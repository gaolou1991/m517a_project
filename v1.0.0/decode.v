==> flow/design.v <==
module bear_decode( 
	input clk, reset,
	input [11:0] angle,
	input synclk,
	input [5:0] delay,
	input t5us,
	output reg [11:0] bear,
	output reg north,
	output onorth,
	output [3:0]sector
);
	reg pos_new, pos_old;
	always @( posedge clk, negedge reset)begin
		if(!reset) begin pos_new <= 1'b0; pos_old <= 1'b0; end
		else begin pos_new <= synclk; pos_old <= pos_new; end
	end
	wire us_clr;
	assign us_clr = pos_new & (!pos_old); 
	reg [5:0] us_delay;
	always @(posedge clk, negedge reset)begin
		if(!reset) us_delay <= {6{1'b0}};
		else if(us_clr) us_delay <= {6{1'b0}};
		else if(us_delay == delay) us_delay <= us_delay;
		else if(t5us) us_delay <= us_delay + 1'b1;
	end
	always @(posedge clk,negedge reset)begin
		if(!reset) bear <= {12{1'b0}};
		else if(us_delay == delay) bear <= angle;
		else bear <= bear;
	end
	always @(posedge clk, negedge reset)begin
		if(!reset) north <= 1'b0;
		else north <= (bear[11:8] == 4'b0000) ? 1'b1 : 1'b0;
	end
	reg north_flg;
	always @(posedge clk, negedge reset)begin
		if(!reset) north_flg <= 1'b0;
		else north_flg <= (bear[11:8] == 4'b0000) ? 1'b1 : 1'b0;
	end
	reg p1, p2;
	always @(posedge clk, negedge reset)begin
		if(!reset) begin p1 <= 1'b0; p2 <= 1'b0; end
		else begin p1 <= north_flg; p2 <= p1; end
	end
	wire north_start;
	assign north_start = p1 & (!p2);
	reg [31:0] delay_north;
	always @(posedge clk, negedge reset) begin
		if(!reset) delay_north <= {32{1'b1}};
		else if(north_start) delay_north <= {12{1'b0}};
		else if(delay_north < 32'd3199999) delay_north <= delay_north + 1'b1;
		else delay_north <= delay_north ;
	end
	assign onorth = delay_north < 32'd3199999 ? 1'b0 : 1'b1;
	assign sector = bear[11:8];   
endmodule
module decode( 
	input clk, reset,
	input [11:0] angle,
	input [5:0] delay,
	output [11:0] bear,
	output north, onorth,
	output [3:0]sector,
	input synclk,
	output [9:0] range,
	output pros,
	output adc_start,
	input time_clr,
	output[15:0] timer,
	output osynclk
);
	wire t5us;
	bear_decode u0(
		.clk(clk), 
		.reset(reset),
		.angle(angle),
		.synclk(synclk),
		.delay(delay),
		.bear(bear),
		.north(north),
		.onorth(onorth),
		.t5us(t5us),
		.sector(sector)
	);
	range_decode u1( 
		.clk(clk), 
		.reset(reset),
		.synclk(synclk),
		.range(range),
		.pros(pros),
		.adc_start(adc_start),
		.osynclk(osynclk),
		.t5us(t5us)
	);
	time_decode u3(
		.clk(clk), 
		.reset(reset),
		.time_clr(time_clr),
		.timer(timer),
		.t5us(t5us)
	);
endmodule
module range_decode( 
	input clk, reset,
	input synclk,
	output reg [9:0] range,
	output reg pros,
	output reg adc_start,
	output reg osynclk,
	output t5us
);
	reg pos_new, pos_old;
	always @( posedge clk, negedge reset)begin
		if(!reset) begin pos_new <= 1'b0; pos_old <= 1'b0; end
		else begin pos_new <= synclk; pos_old <= pos_new; end
	end
	wire clr;
	assign clr = pos_new & (!pos_old);
	always @(posedge clk,negedge reset)begin
		if(!reset) osynclk <= 1'b0;
		else osynclk <= synclk;
	end
	reg [7:0] counter;
	always @(posedge clk, negedge reset)begin
		if(!reset) counter <= {8{1'b0}};
		else if(clr) counter <= {8{1'b0}};
		else if(counter == (8'd199)) counter <= {8{1'b0}};
		else counter <= counter + 1'b1;
	end
	reg rcounter_en;
	always @(posedge clk, negedge reset)begin
		if(!reset) rcounter_en <= 1'b0;
		else if(counter == (8'd199)) rcounter_en <= 1'b1;
		else rcounter_en <= 1'b0;
	end 
	assign t5us = rcounter_en;		 
	always @(posedge clk, negedge reset)begin
		if(!reset) adc_start <= 1'b0;
		else adc_start <= rcounter_en;
	end
	always @(posedge clk, negedge reset)begin
		if(!reset) range <= {10{1'b0}};
		else if(clr) range <= {10{1'b0}};
		else if(rcounter_en) range <= range + 1'b1;
	end
	always @(posedge clk,negedge reset)begin
		if(!reset) pros <= 1'b0;
		else pros <= range < 10'd599 ? 1'b1 : 1'b0;
	end
endmodule
module time_decode(
	input clk, reset,
	input time_clr,
	input t5us,
	output reg [15:0] timer
);
	reg pold, pnew;
	always @(posedge clk, negedge reset)begin
		if(!reset) begin pold <= 1'b0; pnew <= 1'b0; end
		else begin pold <= pnew; pnew <= time_clr; end
	end
	wire timer_clr;
	assign timer_clr = pnew & (!pold);
	reg [11:0] us;
	always @(posedge clk,negedge reset)begin
		if(!reset) us <= {12{1'b0}};
		else if(timer_clr) us <= {12{1'b0}};
		else if(us == (12'd3999)) us <= {12{1'b0}}; 
		else if(t5us) us <= us + 1'b1;
	end
	reg ms_en;
	always @(posedge clk,negedge reset)begin
		if(!reset) ms_en <= 1'b0;
		else if(us == (12'd3999)) ms_en <= 1'b1;
		else ms_en <= 1'b0;
	end
	always @(posedge clk, negedge reset)begin
		if(!reset) timer <= {16{1'b0}};
		else if(timer_clr) timer <= {16{1'b0}};
		else if(ms_en) timer <= timer + 1'b1;
	end
endmodule
Tool chain data of decode. What the tools print for decode, step after step. Line numbers count from 1 in the design file above. Not given: -

Top module: decode. Clock input: clk. Standard-cell library: sky130hd. Library corner: tt_025C_1v80.

Elaborated design. Counts by Yosys on the flattened word-level netlist (proc, flatten, opt, wreduce; memories kept). Register bits leave out memories and registers merged into their read ports (data or address). Print and check cells are left out. Cells with the same type and inputs are merged into one.

Flip-flop bits (word level): 107. The figure for input port bits is 22.

The figure for magnitude comparators is 2. For eq/ne operators the number is 4. For reductions and logical operators the number is 9. The figure for mux-type cells is 19. For bitwise gates (word level) the number is 3. The figure for add/subtract/negate cells is 6.

Operator list (count): 32-bit two-way mux (2); 12-bit two-way mux (3); 32-bit by 1-bit adder with 32-bit output with constant B (1); 32-bit by 22-bit less-than comparator with 1-bit output with constant B (1); 16-bit two-way mux (2); 10-bit two-way mux (2); 6-bit two-way mux (3); 16-bit by 1-bit adder with 16-bit output with constant B (1); 8-bit two-way mux (2); 12-bit by 1-bit adder with 12-bit output with constant B (1); 12-bit equality test with constant B (1); 10-bit by 1-bit adder with 10-bit output with constant B (1); 10-bit less-than comparator with constant B (1); 8-bit by 1-bit adder with 8-bit output with constant B (1); 8-bit equality test with constant B (1); 2-bit nonzero test (3); 6-bit by 1-bit adder with 6-bit output with constant B (1); 6-bit equality test (1); 1-bit two-way mux (5); 4-bit logical NOT (1); 1-bit AND (3); 1-bit logical NOT (3); 3-bit nonzero test (1); 2-bit by 1-bit != test with 1-bit output with constant B (1); 2-bit AND reduction (1).

Longest topological paths. Longest topological path by Yosys (ltp), each cell counted once; first at word level (registers and memories cut), then after technology mapping (sequential cells cut; the memories' decode and read muxes count).

The entry for depth in word-level cells reads 4. ABC_AREA: 0. Under mapped depth stands 8. Under depth with buffers taken out stands 6.

Synthesis result. Yosys stat after the flow's synthesis: flattened, memories mapped to cells. It holds for the ABC_AREA given above (unset counts as 0); a run with the other value may have another netlist.

Cell types: sky130_fd_sc_hd__dfrtp_1 (count 75, total area 1876.8 um^2); sky130_fd_sc_hd__dfstp_2 (count 32, total area 840.806 um^2); sky130_fd_sc_hd__xnor2_1 (count 25, total area 218.96 um^2); sky130_fd_sc_hd__nand2_1 (count 56, total area 210.202 um^2); sky130_fd_sc_hd__nor2_1 (count 56, total area 210.202 um^2); sky130_fd_sc_hd__xor2_1 (count 24, total area 210.202 um^2); sky130_fd_sc_hd__nand4_1 (count 23, total area 143.888 um^2); sky130_fd_sc_hd__nand3_1 (count 20, total area 100.096 um^2); sky130_fd_sc_hd__o31ai_1 (count 13, total area 97.594 um^2); sky130_fd_sc_hd__and2_1 (count 13, total area 81.328 um^2); sky130_fd_sc_hd__a21oi_1 (count 16, total area 80.077 um^2); sky130_fd_sc_hd__ha_1 (count 6, total area 75.072 um^2); sky130_fd_sc_hd__or4_1 (count 10, total area 75.072 um^2); sky130_fd_sc_hd__a21oi_2 (count 8, total area 70.067 um^2); sky130_fd_sc_hd__nor4_1 (count 11, total area 68.816 um^2); sky130_fd_sc_hd__and3_1 (count 10, total area 62.56 um^2); sky130_fd_sc_hd__nor3_1 (count 10, total area 50.048 um^2); sky130_fd_sc_hd__o21ai_0 (count 10, total area 50.048 um^2).

Not listed: further types 29, cells in them 78.

Flip-flops: 107. The figure for cell count is 496. Synthesis area: 5092.4 um^2.

The figures by module come from a second, unflattened synthesis with its own total; it is not the netlist above.

The figure for cell total of the unflattened synthesis is 475. The figure for area (unflattened synthesis) is 5208.7 um^2.

Each row is one instance without its submodules.

Modules: bear_decode (cells 232, area 2651.3 um^2, instances 1, sequential area 1416.4 um^2); time_decode (cells 145, area 1510.2 um^2, instances 1, sequential area 775.7 um^2); range_decode (cells 98, area 1047.3 um^2, instances 1, sequential area 575.6 um^2); decode (cells 0, area 0.0 um^2, instances 1, sequential area 0.0 um^2).

Timing after synthesis. Source: OpenSTA report_checks on the synthesized netlist (no wires, ideal clock, input and output delay 20% of the period each), path of least setup slack; recovery checks are left aside. Register names are those of the netlist, which keeps one name where synthesis merged equal registers.

Kind: reg2out. From: register u0.delay_north[0]. To: output port onorth. Output delay: 0.548 ns. Under arrival time stands 1.936 ns. Under slack stands 0.256 ns. Under delay of the path stands 1.936 ns. Under clock period stands 2.74 ns. The entry for buffers on the path reads 1. The figure for required time is 2.192 ns. For stages on the path the number is 7. For synthesis period reached the number is 2.484 ns.

"delay of the path" is the arrival time less input delay plus setup time. A path that ends at an output port has no setup time. "stages on the path": output pins that drive a net of the path, with the launching flip-flop's if there is one; two outputs of one cell count as two. "synthesis period reached" is the clock period less the worst setup slack; recovery checks do not enter. This is arithmetic on one report: input and output delays are still those of the set period (20% each). Between the ends stands the longest chain of elaborated cells between them, by number of cells; it is not shown to be the way that was timed. Of several equally long chains one is given. A line is the first line of the expression or statement that the cell stems from. Yosys adds cells for indexed reads and writes and turns some case tables into memories. At most two assigning lines are given for a register; there are more.

Cell sequence: sky130_fd_sc_hd__dfstp_2 -> sky130_fd_sc_hd__ha_1 -> sky130_fd_sc_hd__nand2_1 -> sky130_fd_sc_hd__or3_1 -> sky130_fd_sc_hd__a2111oi_4 -> sky130_fd_sc_hd__buf_6 -> sky130_fd_sc_hd__or2_2. For length of the longest elaborated chain the number is 2. Under elaborated cells between the ends (all ways) stands 2. Classes of those cells: compare (1); mux (1).

Ends and longest elaborated chain, after synthesis: start: declaration (line 47) `reg [31:0] delay_north;`; start: assignment (line 51) `else if(delay_north < 32'd3199999) delay_north <= delay_north + 1'b1;`; start: assignment (line 52) `else delay_north <= delay_north ;`; 32-bit by 22-bit less-than comparator with 1-bit output (line 54) `assign onorth = delay_north < 32'd3199999 ? 1'b0 : 1'b1;`; 1-bit two-way mux (line 54); end: declaration (line 62) `output north, onorth,`.

Timing after layout. Path of least setup slack in the final report of stored run 1 (OpenROAD, finished layout, wires in). Where an end is a register, its clock arrival counts in the times.

Kind: reg2out. From: register u0.delay_north[0]. To: output port onorth. The entry for buffers on the path reads 1. Under slack stands 0.44 ns. Output delay: 0.81 ns. For stages on the path the number is 7. Under clock period stands 4.05 ns. Under arrival time stands 2.80 ns. The figure for required time is 3.24 ns.

Between the ends stands the longest chain of elaborated cells between them, by number of cells; it is not shown to be the way that was timed. Of several equally long chains one is given. At most two assigning lines are given for a register; there are more.

Cell sequence: sky130_fd_sc_hd__dfstp_2 -> sky130_fd_sc_hd__ha_1 -> sky130_fd_sc_hd__nand2_1 -> sky130_fd_sc_hd__or3_1 -> sky130_fd_sc_hd__a2111oi_4 -> sky130_fd_sc_hd__or2_2 -> sky130_fd_sc_hd__clkdlybuf4s50_1. For length of the longest elaborated chain the number is 2. Under elaborated cells between the ends (all ways) stands 2. Classes of those cells: compare (1); mux (1).

Ends and longest elaborated chain, after layout: start: declaration (line 47) `reg [31:0] delay_north;`; start: assignment (line 51) `else if(delay_north < 32'd3199999) delay_north <= delay_north + 1'b1;`; start: assignment (line 52) `else delay_north <= delay_north ;`; 32-bit by 22-bit less-than comparator with 1-bit output (line 54) `assign onorth = delay_north < 32'd3199999 ? 1'b0 : 1'b1;`; 1-bit two-way mux (line 54); end: declaration (line 62) `output north, onorth,`.

--- measured runs ---
Top module decode; platform sky130hd; tools Yosys and OpenROAD; 2 stored runs in no particular order. Input and output delays are each 20% of the period that was set; the output load is 0.01 pF. "clock period reached" = clock period - worst setup slack. The figure is calculated, with input and output delays left at 20% of the set period. "time used up by the worst setup path" is the time allowed to the run's worst setup path (the clock period less input and output delay, where it has them) less its slack. Clock arrival times count: a late capture clock shortens it, a late launch clock lengthens it. By "power" is meant OpenSTA's value without simulated activity: inputs other than the clock are taken to toggle once in ten clock periods, and the tool carries that through the logic.

Files of stored run 1:
==> flow/run.sh <==
#!/bin/bash
# the make line also repeats the synthesis and layout settings of config.mk as NAME=value (left out here)
make -C /OpenROAD-flow-scripts/flow DESIGN_CONFIG=/design/flow/config.mk WORK_HOME=/design/flow/orfs CLKGATE_MAP_FILE= finish
==> flow/config.mk <==
export PLATFORM = sky130hd
export DESIGN_NAME = decode
export DESIGN_NICKNAME = decode
export VERILOG_FILES = /design/flow/design.v
export SDC_FILE = /design/flow/constraint.sdc
export NUM_CORES = 4
export LEC_CHECK = 0
export ABC_AREA = 0
export CAP_MARGIN = 20
export CORE_ASPECT_RATIO = 1.02
export CORE_MARGIN = 9
export CORE_UTILIZATION = 46
export CTS_CLUSTER_SIZE = 42
export GPL_ROUTABILITY_DRIVEN = 1
export PLACE_DENSITY_LB_ADDON = 0.12
export SLEW_MARGIN = 20
export TNS_END_PERCENT = 15
==> flow/constraint.sdc <==
create_clock -name core_clock -period 4.05 [get_ports {clk}]
set_input_delay 0.8100 -clock core_clock [delete_from_list [all_inputs] [get_ports {clk}]]
set_output_delay 0.8100 -clock core_clock [all_outputs]
set_load 0.01 [all_outputs]

Results of stored run 1. For the area of the standard cells in the finished layout the run shows 6037.0 um^2. The total die area comes to 15182.7 um^2. The final design utilization is 0.562. The smallest setup slack comes to 0.440 ns. The cell area after synthesis reads 5092.4 um^2. The summed negative setup slack is 0.000 ns. For the time used up by the worst setup path the run shows 2.80 ns. Kind of the worst setup path: reg2out. For the power the run shows 2.183 mW. The measured clock period reached is 3.610 ns.

Files of stored run 2:
==> flow/run.sh <==
#!/bin/bash
# the make line also repeats the synthesis and layout settings of config.mk as NAME=value (left out here)
make -C /OpenROAD-flow-scripts/flow DESIGN_CONFIG=/design/flow/config.mk WORK_HOME=/design/flow/orfs CLKGATE_MAP_FILE= finish
==> flow/config.mk <==
export PLATFORM = sky130hd
export DESIGN_NAME = decode
export DESIGN_NICKNAME = decode
export VERILOG_FILES = /design/flow/design.v
export SDC_FILE = /design/flow/constraint.sdc
export NUM_CORES = 4
export LEC_CHECK = 0
export CAP_MARGIN = 20
export CORE_MARGIN = 2
export CORE_UTILIZATION = 43
export SLEW_MARGIN = 20
==> flow/constraint.sdc <==
create_clock -name core_clock -period 2.59 [get_ports {clk}]
set_input_delay 0.5180 -clock core_clock [delete_from_list [all_inputs] [get_ports {clk}]]
set_output_delay 0.5180 -clock core_clock [all_outputs]
set_load 0.01 [all_outputs]

Results of stored run 2. For the area of the standard cells in the finished layout the run shows 6292.3 um^2. The total die area comes to 12729.5 um^2. The final design utilization is 0.549. The smallest setup slack comes to -0.052 ns. The cell area after synthesis reads 5092.4 um^2. The summed negative setup slack is -0.052 ns. For the time used up by the worst setup path the run shows 2.12 ns. Kind of the worst setup path: reg2out. For the power the run shows 3.732 mW. The measured clock period reached is 2.642 ns.
--- end ---
