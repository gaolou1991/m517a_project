==> flow/design.v <==
module sum8( 
	input clk, reset,
	input adc_done,
	input [15:0] adc_data,
	output [15:0]sum8
);
	reg [15:0] shift0, shift1, shift2, shift3, shift4, shift5, shift6, shift7;
	always @(posedge clk, negedge reset)begin
		if(!reset) begin 
			shift0 <= {16{1'b0}};
			shift1 <= {16{1'b0}};
			shift2 <= {16{1'b0}};
			shift3 <= {16{1'b0}};
			shift4 <= {16{1'b0}};
			shift5 <= {16{1'b0}};
			shift6 <= {16{1'b0}};
			shift7 <= {16{1'b0}};
		end
		else if(adc_done) begin
			shift0 <= adc_data;
			shift1 <= shift0;
			shift2 <= shift1;
			shift3 <= shift2;
			shift4 <= shift3;
			shift5 <= shift4;
			shift6 <= shift5;
			shift7 <= shift6;
		end
	end
	reg adc_done2;
	always @(posedge clk,negedge reset)begin
		if(!reset) adc_done2 <= 1'b0;
		else adc_done2 <= adc_done;
	end
	reg [18:0] sum;
	always @(posedge clk, negedge reset)begin
		if(!reset) sum <= {19{1'b0}};
		else if(adc_done2) begin
			sum <= shift0 + shift1 + shift2 + shift3 + shift4 + shift5 + shift6 + shift7;
		end
	end
	assign sum8 = sum[18:3];
endmodule
From RTL to reports: sum8
What the tools print for sum8, step after step.
Lines are those of the file above, counted from 1.
Operators: Yosys type, input widths -> output width; for muxes data width and select width s.
Cell names lack the library's common part.
A cell with -- has no value.

design
  top = sum8
  clock = clk
  cell library = sky130hd
  timing corner = tt_025C_1v80

Word level
Yosys after proc, flatten, opt, wreduce and memory -nomap, before mapping. Enables and synchronous resets that opt folds into registers are not counted as muxes. Memory bits, and registers merged into a memory's read port (data or address), are not among the register bits. Print and check cells are not counted. Equal cells are merged and count once.

bit counts
  word-level cells = 17
  register bits = 148
  output and inout port bits = 16

operators by class
  $add $sub $neg = 7

operators with widths
  kind            count
  $add 19x16->19  4
  $add 18x16->19  1
  $add 17x16->18  1
  $add 16x16->17  1

Logic depth
Longest topological path by Yosys (ltp), each cell counted once; first at word level (registers and memories cut), then after technology mapping (sequential cells cut; the memories' decode and read muxes count).

depth
  depth after elaboration = 7
  ABC_AREA = 0
  mapped depth = 16

Mapped cells and area
The flow's flattened synthesis, as Yosys stat reports it; memories are mapped. The netlist is that of the ABC_AREA named above (0 if unset); the other value can give another one.

cell types
  cell type  count  total area (sq um)
  dfrtp_1    145    3628.48
  fa_1       94     1.88E+03
  inv_1      196    735.706
  o21ai_0    111    555.533
  nand2_1    119    446.678
  mux2_2     33     371.606
  ha_1       18     225.216
  a21oi_1    16     80.077
  clkbuf_1   20     75.072
  xnor2_1    6      52.55
  a21o_1     6      45.043
  nor2_1     11     41.29
  nand4_1    6      37.536
  buf_1      9      33.782
  nand3_1    6      30.029
  a211o_1    3      26.275
  a31oi_1    4      25.024
  xor2_1     2      17.517

Not listed: further types 22, cells in them 25.

synthesis totals
  synthesis area = 8500.7 sq um
  sequential area = 3628.5 sq um
  flip-flop cells = 145
  cell count = 830

Timing after synthesis
Path of least setup slack by OpenSTA after synthesis, without wires, with an ideal clock, recovery checks aside; 20% of the period is set as input and as output delay. Where synthesis merged equal registers, the netlist keeps one of their names.

timing post-synthesis
  path type = register -> register
  from = register shift0[3]
  to = register sum[14]
  clock period = 6590 ps
  data arrival time = 4255 ps
  path slack = 2211 ps
  stages on the path = 15
  delay of the path = 4379 ps
  period reached after synthesis = 4379 ps

"delay of the path" = arrival - input delay + setup time.
"stages on the path" counts driving pins, that of a launching flip-flop among them; a cell with two outputs on the path counts twice.
"period reached after synthesis" is the clock period less the worst setup slack; recovery checks do not enter. This is arithmetic on one report: input and output delays are still those of the set period (20% each).
The rows between start and end are the longest chain of elaborated cells between them; the timing report does not say that the signal goes this way. Where chains are equally long, one stands for them.
A line is the first line of the expression or statement that the cell stems from. Yosys adds cells for indexed reads and writes and turns some case tables into memories.

between the ends, post-synthesis
  cells stage by stage = dfrtp_1 > inv_1 > fa_1 > inv_1 > fa_1 > fa_1 > inv_1 > fa_1 > inv_1 > fa_1 > a21o_1 > a221o_1 > a31o_1 > and4b_1 > a211o_1
  cells in the longest elaborated chain = 7

RTL lines, path post-synthesis
  what                line  RTL
  start: declaration  7     reg [15:0] shift0, shift1, shift2, shift3, shift4, shift5, shift6, shift7;
  start: assignment   10    shift0 <= {16{1'b0}};
  start: assignment   20    shift0 <= adc_data;
  $add 16x16->17      39    sum <= shift0 + shift1 + shift2 + shift3 + shift4 + shift5 + shift6 + shift7;
  $add 17x16->18      39
  $add 18x16->19      39
  $add 19x16->19 x4   39
  end: assignment     37    if(!reset) sum <= {19{1'b0}};
  end: assignment     39
  end: declaration    35    reg [18:0] sum;

Worst path after layout
From the final timing report of job 1: the path of least setup slack in the routed layout; clock arrival at registers is part of the times.
The path's times are printed in steps of 10 ps; the period is the one set.

timing post-layout
  path type = register -> register
  from = register shift0[3]
  to = register sum[14]
  data arrival time = 4950 ps
  path slack = 720 ps
  clock period = 5340 ps
  stages on the path = 15

The rows between start and end are the longest chain of elaborated cells between them; the timing report does not say that the signal goes this way. Where chains are equally long, one stands for them.

between the ends, post-layout
  cells stage by stage = dfrtp_1 > inv_1 > fa_1 > inv_1 > fa_1 > fa_1 > inv_1 > fa_1 > inv_1 > fa_1 > a21o_1 > a221o_1 > a31o_1 > and4b_1 > a211o_1
  cells in the longest elaborated chain = 7

RTL lines, path post-layout
  what                line  RTL
  start: declaration  7     reg [15:0] shift0, shift1, shift2, shift3, shift4, shift5, shift6, shift7;
  start: assignment   10    shift0 <= {16{1'b0}};
  start: assignment   20    shift0 <= adc_data;
  $add 16x16->17      39    sum <= shift0 + shift1 + shift2 + shift3 + shift4 + shift5 + shift6 + shift7;
  $add 17x16->18      39
  $add 18x16->19      39
  $add 19x16->19 x4   39
  end: assignment     37    if(!reset) sum <= {19{1'b0}};
  end: assignment     39
  end: declaration    35    reg [18:0] sum;

Appendix: measured runs

Measured results for sum8: 2 stored runs of the Yosys and OpenROAD flow on sky130hd. The settings differ; the order carries no meaning. The constraints put input and output delay at 20% of the set period each and load the outputs with 0.01 pF.
By "achieved clock period" is meant the clock period of the run minus its worst setup slack. This is arithmetic on one report: input and output delays are still those of the set period (20% each).
"worst setup path time" is the time allowed to the run's worst setup path (the clock period less input and output delay, where it has them) less its slack. Clock arrival times count: a late capture clock shortens it, a late launch clock lengthens it.
"worst setup path time" is given in steps of 10 ps.

Job 1
==> flow/run.sh <==
#!/bin/bash
# the make line also repeats the synthesis and layout settings of config.mk as NAME=value (left out here)
make -C /OpenROAD-flow-scripts/flow DESIGN_CONFIG=/design/flow/config.mk WORK_HOME=/design/flow/orfs CLKGATE_MAP_FILE= finish
==> flow/config.mk <==
export PLATFORM = sky130hd
export DESIGN_NAME = sum8
export DESIGN_NICKNAME = sum8
export VERILOG_FILES = /design/flow/design.v
export SDC_FILE = /design/flow/constraint.sdc
export NUM_CORES = 4
export LEC_CHECK = 0
export CAP_MARGIN = 20
export CELL_PAD_IN_SITES_DETAIL_PLACEMENT = 1
export CORE_MARGIN = 2
export CORE_UTILIZATION = 15
export CTS_CLUSTER_DIAMETER = 199
export PLACE_DENSITY_LB_ADDON = 0.18
export SETUP_SLACK_MARGIN = 0.16
export SLEW_MARGIN = 20
==> flow/constraint.sdc <==
create_clock -name core_clock -period 5.34 [get_ports {clk}]
set_input_delay 1.0680 -clock core_clock [delete_from_list [all_inputs] [get_ports {clk}]]
set_output_delay 1.0680 -clock core_clock [all_outputs]
set_load 0.01 [all_outputs]

==> results of job 1 <==
chip area after synthesis (Yosys): 8500.7 sq um
die area: 58590.6 sq um
standard-cell area of the final layout: 10316.1 sq um
utilization: 18.4%
worst setup slack after layout: 716 ps
total negative slack: 0 ps
worst hold slack: 474 ps
achieved clock period: 4624 ps
worst setup path time: 4620 ps
worst setup path kind: register -> register

Job 2
==> flow/run.sh <==
#!/bin/bash
# the make line also repeats the synthesis and layout settings of config.mk as NAME=value (left out here)
make -C /OpenROAD-flow-scripts/flow DESIGN_CONFIG=/design/flow/config.mk WORK_HOME=/design/flow/orfs CLKGATE_MAP_FILE= finish
==> flow/config.mk <==
export PLATFORM = sky130hd
export DESIGN_NAME = sum8
export DESIGN_NICKNAME = sum8
export VERILOG_FILES = /design/flow/design.v
export SDC_FILE = /design/flow/constraint.sdc
export NUM_CORES = 4
export LEC_CHECK = 0
export CAP_MARGIN = 20
export CORE_MARGIN = 2
export CORE_UTILIZATION = 41
export SLEW_MARGIN = 20
==> flow/constraint.sdc <==
create_clock -name core_clock -period 4.79 [get_ports {clk}]
set_input_delay 0.9580 -clock core_clock [delete_from_list [all_inputs] [get_ports {clk}]]
set_output_delay 0.9580 -clock core_clock [all_outputs]
set_load 0.01 [all_outputs]

==> results of job 2 <==
chip area after synthesis (Yosys): 8500.7 sq um
die area: 21901.0 sq um
standard-cell area of the final layout: 9746.9 sq um
utilization: 48.0%
worst setup slack after layout: 228 ps
total negative slack: 0 ps
worst hold slack: 468 ps
achieved clock period: 4562 ps
worst setup path time: 4560 ps
worst setup path kind: register -> register
