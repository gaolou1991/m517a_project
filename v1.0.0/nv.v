==> flow/design.v <==
module adc7610d(
	output reg [15:0] adc_data,					 
	output adc_clk,									 
	output reg adc_cnvst, adc_cs, adc_rst,	 
	output reg adc_done,							 
	input adc_din, adc_busy,						 
	input adc_start,									 
	input clk, reset									 
);
	localparam [3:0] t0 = 4'b0001, t1 = 4'b0010, t2 = 4'b0100, t3 = 4'b1000;
	reg [3:0] cur, nxt;
	reg adc_start2;
	reg [2:0] scnt;
	reg [7:0] sdelay;
	always @(posedge clk, negedge reset) begin
		if(!reset) cur <= t0;
		else cur <= nxt;
	end
	always @(*)begin
		if(!reset) nxt = t0;
		else case (cur)
			t0 : if(adc_start) nxt = t1; else nxt = t0;
			t1 : if(scnt < 3'd2) nxt = t2; else nxt = t0;
			t2 : nxt = t3;
			t3 : if(sdelay == 8'd80) nxt = t1; else nxt = t3;
			default : nxt = t0;
		endcase
	end
	always @(posedge clk, negedge reset)begin
		if(!reset) begin adc_start2 <= 1'b0; sdelay <= {8{1'b0}}; end
		else case(cur)
			t0 : begin adc_start2 <= 1'b0; end
			t1 : begin sdelay <= {8{1'b0}}; end
			t2 : begin adc_start2 <= 1'b1; end
			t3 : begin adc_start2 <= 1'b0; sdelay <= sdelay + 1'b1; end
			default : begin adc_start2 <= 1'b0; sdelay <= {8{1'b0}}; end
		endcase
	end
	localparam [9:0] s0 = 10'b00_0000_0001, s1 = 10'b00_0000_0010, s2 = 10'b00_0000_0100, s3 = 10'b00_0000_1000, s4 = 10'b00_0001_0000,
					 s5 = 10'b00_0010_0000, s6 = 10'b00_0100_0000, s7 = 10'b00_1000_0000, s8 = 10'b01_0000_0000, s9 = 10'b10_0000_0000,
					 s10 = 10'b00_0000_0000;
	reg [5:0] delay;					 
	reg [4:0] shift_cnt;			 
	reg delay_en, shift_en;		 
	reg delay_rst, shift_rst;	 
	reg [9:0] cur_state, nxt_state;
	always @(posedge clk, negedge reset)begin
		if(!reset) cur_state <= s0;
		else cur_state <= nxt_state;
	end
	always @(*)begin
		case(cur_state)
		s0 : nxt_state <= s1;
		s1 : if(delay == (6'd20)) nxt_state <= s2; else nxt_state <= s1;
		s2: if((!adc_busy) && adc_start2) nxt_state <= s3; else nxt_state <= s2;
		s3 : nxt_state <= s4;
		s4 : if(delay == (6'd40)) nxt_state <= s5; else nxt_state <= s4;
		s5 : nxt_state <= s6;
		s6 : if(shift_cnt == (5'd14)) nxt_state <= s7; else nxt_state <= s6;
		s7 : nxt_state <= s8;
		s8 : nxt_state <= s9;
		s9 : if(scnt == 2'd2) nxt_state <= s10; else nxt_state <= s2;
		s10 : nxt_state <= s2;
		default : nxt_state <= s0;
		endcase
	end
	reg adc_done2;
	always @(posedge clk, negedge reset)begin
		if(!reset) begin
			delay_en <= 1'b0; shift_en <= 1'b0;
			delay_rst <= 1'b1; shift_rst <= 1'b1;
			adc_rst <= 1'b0; adc_cnvst <= 1'b1; adc_cs <= 1'b1;
			adc_done <= 1'b0;
			adc_done2 <= 1'b0;
		end
		else begin
			case(cur_state)
			s0 : begin delay_rst <= 1'b0; adc_rst <= 1'b1; end
			s1 : begin delay_rst <= 1'b1; delay_en <= 1'b1; adc_rst <= 0; end
			s2 : begin delay_en <= 1'b0; adc_done2 <= 1'b0; adc_done <= 1'b0; end
			s3 : begin adc_cnvst <= 1'b0; delay_rst <= 1'b0; end
			s4 : begin delay_rst <= 1'b1; delay_en <= 1'b1; end
			s5 : begin adc_cnvst <= 1'b1; delay_en <= 1'b0; adc_cs <= 1'b0; shift_rst <= 1'b0; end
			s6 : begin shift_rst <= 1'b1; shift_en <= 1'b1; end
			s7 : begin adc_cs <= 1'b1; shift_en <= 1'b0; adc_done2 <= 1'b1; end
			s8 : begin adc_done2 <= 1'b0; end
			s9 : begin end
			s10 : begin adc_done <= 1'b1; end
			endcase
		end
	end
	always @(posedge clk, negedge delay_rst)begin
		if(!delay_rst) delay <= {6{1'b0}};
		else if(delay_en) delay <= delay + 1'b1;
		else delay <= delay;
	end
	wire clk_4;
	assign clk_4 = clk;
	reg  q2;
	always @(posedge clk_4, negedge reset)begin
		if(!reset) q2 <= 1'b0;
		else q2 <= shift_en;
	end
	assign adc_clk = q2 & (clk_4);
	wire shift_en2;
	assign shift_en2 = shift_en & q2;
	always @( posedge clk_4, negedge shift_rst)begin
		if(!shift_rst) shift_cnt <= {5{1'b0}};
		else if(shift_en2) shift_cnt <= shift_cnt + 1'b1;
	end
	reg [15:0] shift_data;
	always @(posedge clk_4, negedge shift_rst)begin
		if(!shift_rst) shift_data <= {16{1'b0}};
		else if(shift_en2) shift_data <= {shift_data[14:0], adc_din};
		else shift_data <= shift_data;
	end
	always @(posedge clk, negedge reset)begin
		if(!reset) scnt <= {3{1'b0}};
		else if(adc_start) scnt <= {3{1'b0}};
		else if(adc_done2) scnt <= scnt + 1'b1;
	end
	reg [17:0] sum;
	always @(posedge clk, negedge reset)begin
		if(!reset) sum <= {18{1'b0}};
		else if(adc_start) sum <= {18{1'b0}};
		else if(adc_done2) sum <= sum + shift_data;
	end
	always @(posedge clk, negedge reset)begin
		if(!reset) adc_data <= {16{1'b0}};
		else if(adc_done) begin adc_data <= {2'b10,sum[14:1]}; end 
	end
endmodule
module nv( 
	output adc_clk,						 
	output adc_cnv, adc_cs, adc_rst,	 
	input adc_din, adc_busy,			 
	input adc_start,					 
	output adc_done,					 
	input [15:0] thresh_hander,			 
	output reg streama,					 
	input [15:0] thresh_auto,			 
	output reg streamb,					 
	input [15:0] pf_cfar, step_cfar,
	output [15:0] statistic_cfar,
	input start_cfar,
	input synclk,
	output [15:0] update_cfar_door,	 
	input clk, reset
);
	wire [15:0] adc_data;
	adc7610d u0(
		.adc_data(adc_data),
		.adc_clk(adc_clk),
		.adc_cnvst(adc_cnv), 
		.adc_cs(adc_cs), 
		.adc_rst(adc_rst),
		.adc_done(adc_done),
		.adc_din(adc_din), 
		.adc_busy(adc_busy),
		.adc_start(adc_start),
		.clk(clk), 
		.reset(reset)
	);
	wire bitsa;
	assign bitsa = adc_data > thresh_hander ? 1'b1 : 1'b0;
	always @(posedge clk,negedge reset)begin
		if(!reset) streama <= 1'b0;
		else if(adc_done) streama <= bitsa;
	end
endmodule
# From RTL to reports: nv
# The steps from the RTL of nv to its reports follow in flow order.
# Line numbers count from 1 in the design file above.
# Library cell names are shortened.
# The mark - stands for no value.
# setup
design	nv
clock	clk
lib	sky130hd
pvt_corner	tt_025C_1v80

# After elaboration
# Yosys after proc, flatten, opt, wreduce and memory -nomap, before mapping. Memory bits, and registers merged into a memory's read port (data or address), are not among the register bits. Print and check cells are not counted. Equal cells are merged and count once.
# classes
addsub	5
multipliers	0
n_div	0
n_cmp	2
eq_ne	19
shift	0
muxes	27
logic	2
n_reduce_logical	18
# ops
operator	n
parallel mux 10 bit (select 11 bit)	1
two-way mux 18 bit	2
nonzero test 2 bit	10
parallel mux 1 bit (select 2 bit)	10
adder 18 x 16 -> 18 bit	1
greater-than comparator 16 bit	1
parallel mux 8 bit (select 2 bit)	1
parallel mux 4 bit (select 4 bit)	1
two-way mux 3 bit	5
two-way mux 4 bit	3
== test 10 x 1 -> 1 bit (second input constant)	1
== test 10 bit (second input constant)	1
== test 10 x 2 -> 1 bit (second input constant)	1
== test 10 x 3 -> 1 bit (second input constant)	1
== test 10 x 4 -> 1 bit (second input constant)	1
== test 10 x 5 -> 1 bit (second input constant)	1
== test 10 x 6 -> 1 bit (second input constant)	1
== test 10 x 7 -> 1 bit (second input constant)	1
== test 10 x 8 -> 1 bit (second input constant)	1
== test 10 x 9 -> 1 bit (second input constant)	1
zero test 10 bit	1
OR reduction 2 bit	5
adder 8 x 1 -> 8 bit (second input constant)	1
== test 8 x 7 -> 1 bit (second input constant)	1
two-way mux 8 bit	1
adder 6 x 1 -> 6 bit (second input constant)	1
== test 6 x 5 -> 1 bit (second input constant)	1
== test 6 bit (second input constant)	1
# Other operator kinds: 15; their cells: 16.
# word_totals
regBits	97
latchBits	0
mem_bits_rw	0
mem_bits_ro	0
clocked_rd_ports_x_width	0
memories	0
in_bits	71
output_inout_bits	39

# Depth
# Depth = most cells in a row (Yosys ltp): at word level without a register or memory, in the mapped netlist without a sequential cell, where the memories' decode and read muxes count.
# depth
depth_word	4
ABC_AREA	0
ltp_mapped	9
mapped_depth_nobuf	9

# After synthesis
# The flow's flattened synthesis, as Yosys stat reports it; memories are mapped. The netlist is that of the ABC_AREA named above (0 if unset); the other value can give another one.
# Totals and module areas in this step are rounded.
# synth_totals
stdcells	483
synth_area_um2	5000
ffs	94
buffers	42
# types
type	n	type_area_um2
dfrtp_1	88	2.2E+03
ha_1	37	462.944
mux2_2	27	304.042
buf_4	33	247.738
dfstp_2	6	157.651
nor2_1	39	146.39
nand2_1	37	138.883
a21o_1	18	135.13
inv_1	36	135.13
xnor2_1	15	131.376
a21oi_1	16	80.077
mux2i_1	8	80.077
o21ai_0	16	80.077
nand3_1	15	75.072
xor2_1	6	52.55
nand4_1	8	50.048
nor3_1	10	50.048
a2111oi_0	4	35.034
# Not listed: further types 37, cells in them 64.
# By module: a second synthesis without flattening, with its own total; a netlist apart from the flattened one above.
# hier_totals
hier_cells	490
hier_area_um2	5100
# Rows give one instance, submodules left out.
# by_module
module	n_inst	n_cells	area_um2
adc7610d	1	393	4400
nv	1	97	730

# nv through Yosys and OpenROAD on sky130hd: 2 stored runs, unordered, with their settings and measured results. The constraints put input and output delay at 20% of the set period each and load the outputs with 0.01 pF.
# By "final_power_mw" is meant OpenSTA's value without simulated activity: inputs other than the clock are taken to toggle once in ten clock periods, and the tool carries that through the logic.
# Values from the reports are rounded here.
# Settings: n/a = not set for that run.
name,run 1,run 2
period_ns,2.96,2.96
CORE_UTILIZATION,19,19
PLACE_DENSITY_LB_ADDON,0.26,n/a
CORE_MARGIN,3,9
CELL_PAD_IN_SITES_GLOBAL_PLACEMENT,1,n/a
CELL_PAD_IN_SITES_DETAIL_PLACEMENT,2,n/a
ABC_AREA,0,1
MAX_ROUTING_LAYER,met5,n/a
CAP_MARGIN,20,10
SLEW_MARGIN,20,20
SETUP_SLACK_MARGIN,n/a,0.48
PLACE_DENSITY,n/a,0.94
CORE_ASPECT_RATIO,n/a,0.62
TNS_END_PERCENT,n/a,100
GPL_ROUTABILITY_DRIVEN,n/a,0
CTS_CLUSTER_DIAMETER,n/a,59
dieArea_um2,28000,34000
fin_tns_ps,0,0
ws_setup_ps,220,440
util_frac,0.23,0.23
final_power_mw,3.3,4.7
synthesis_area_um2,5000,5200
final_cell_area_um2,5900,6200
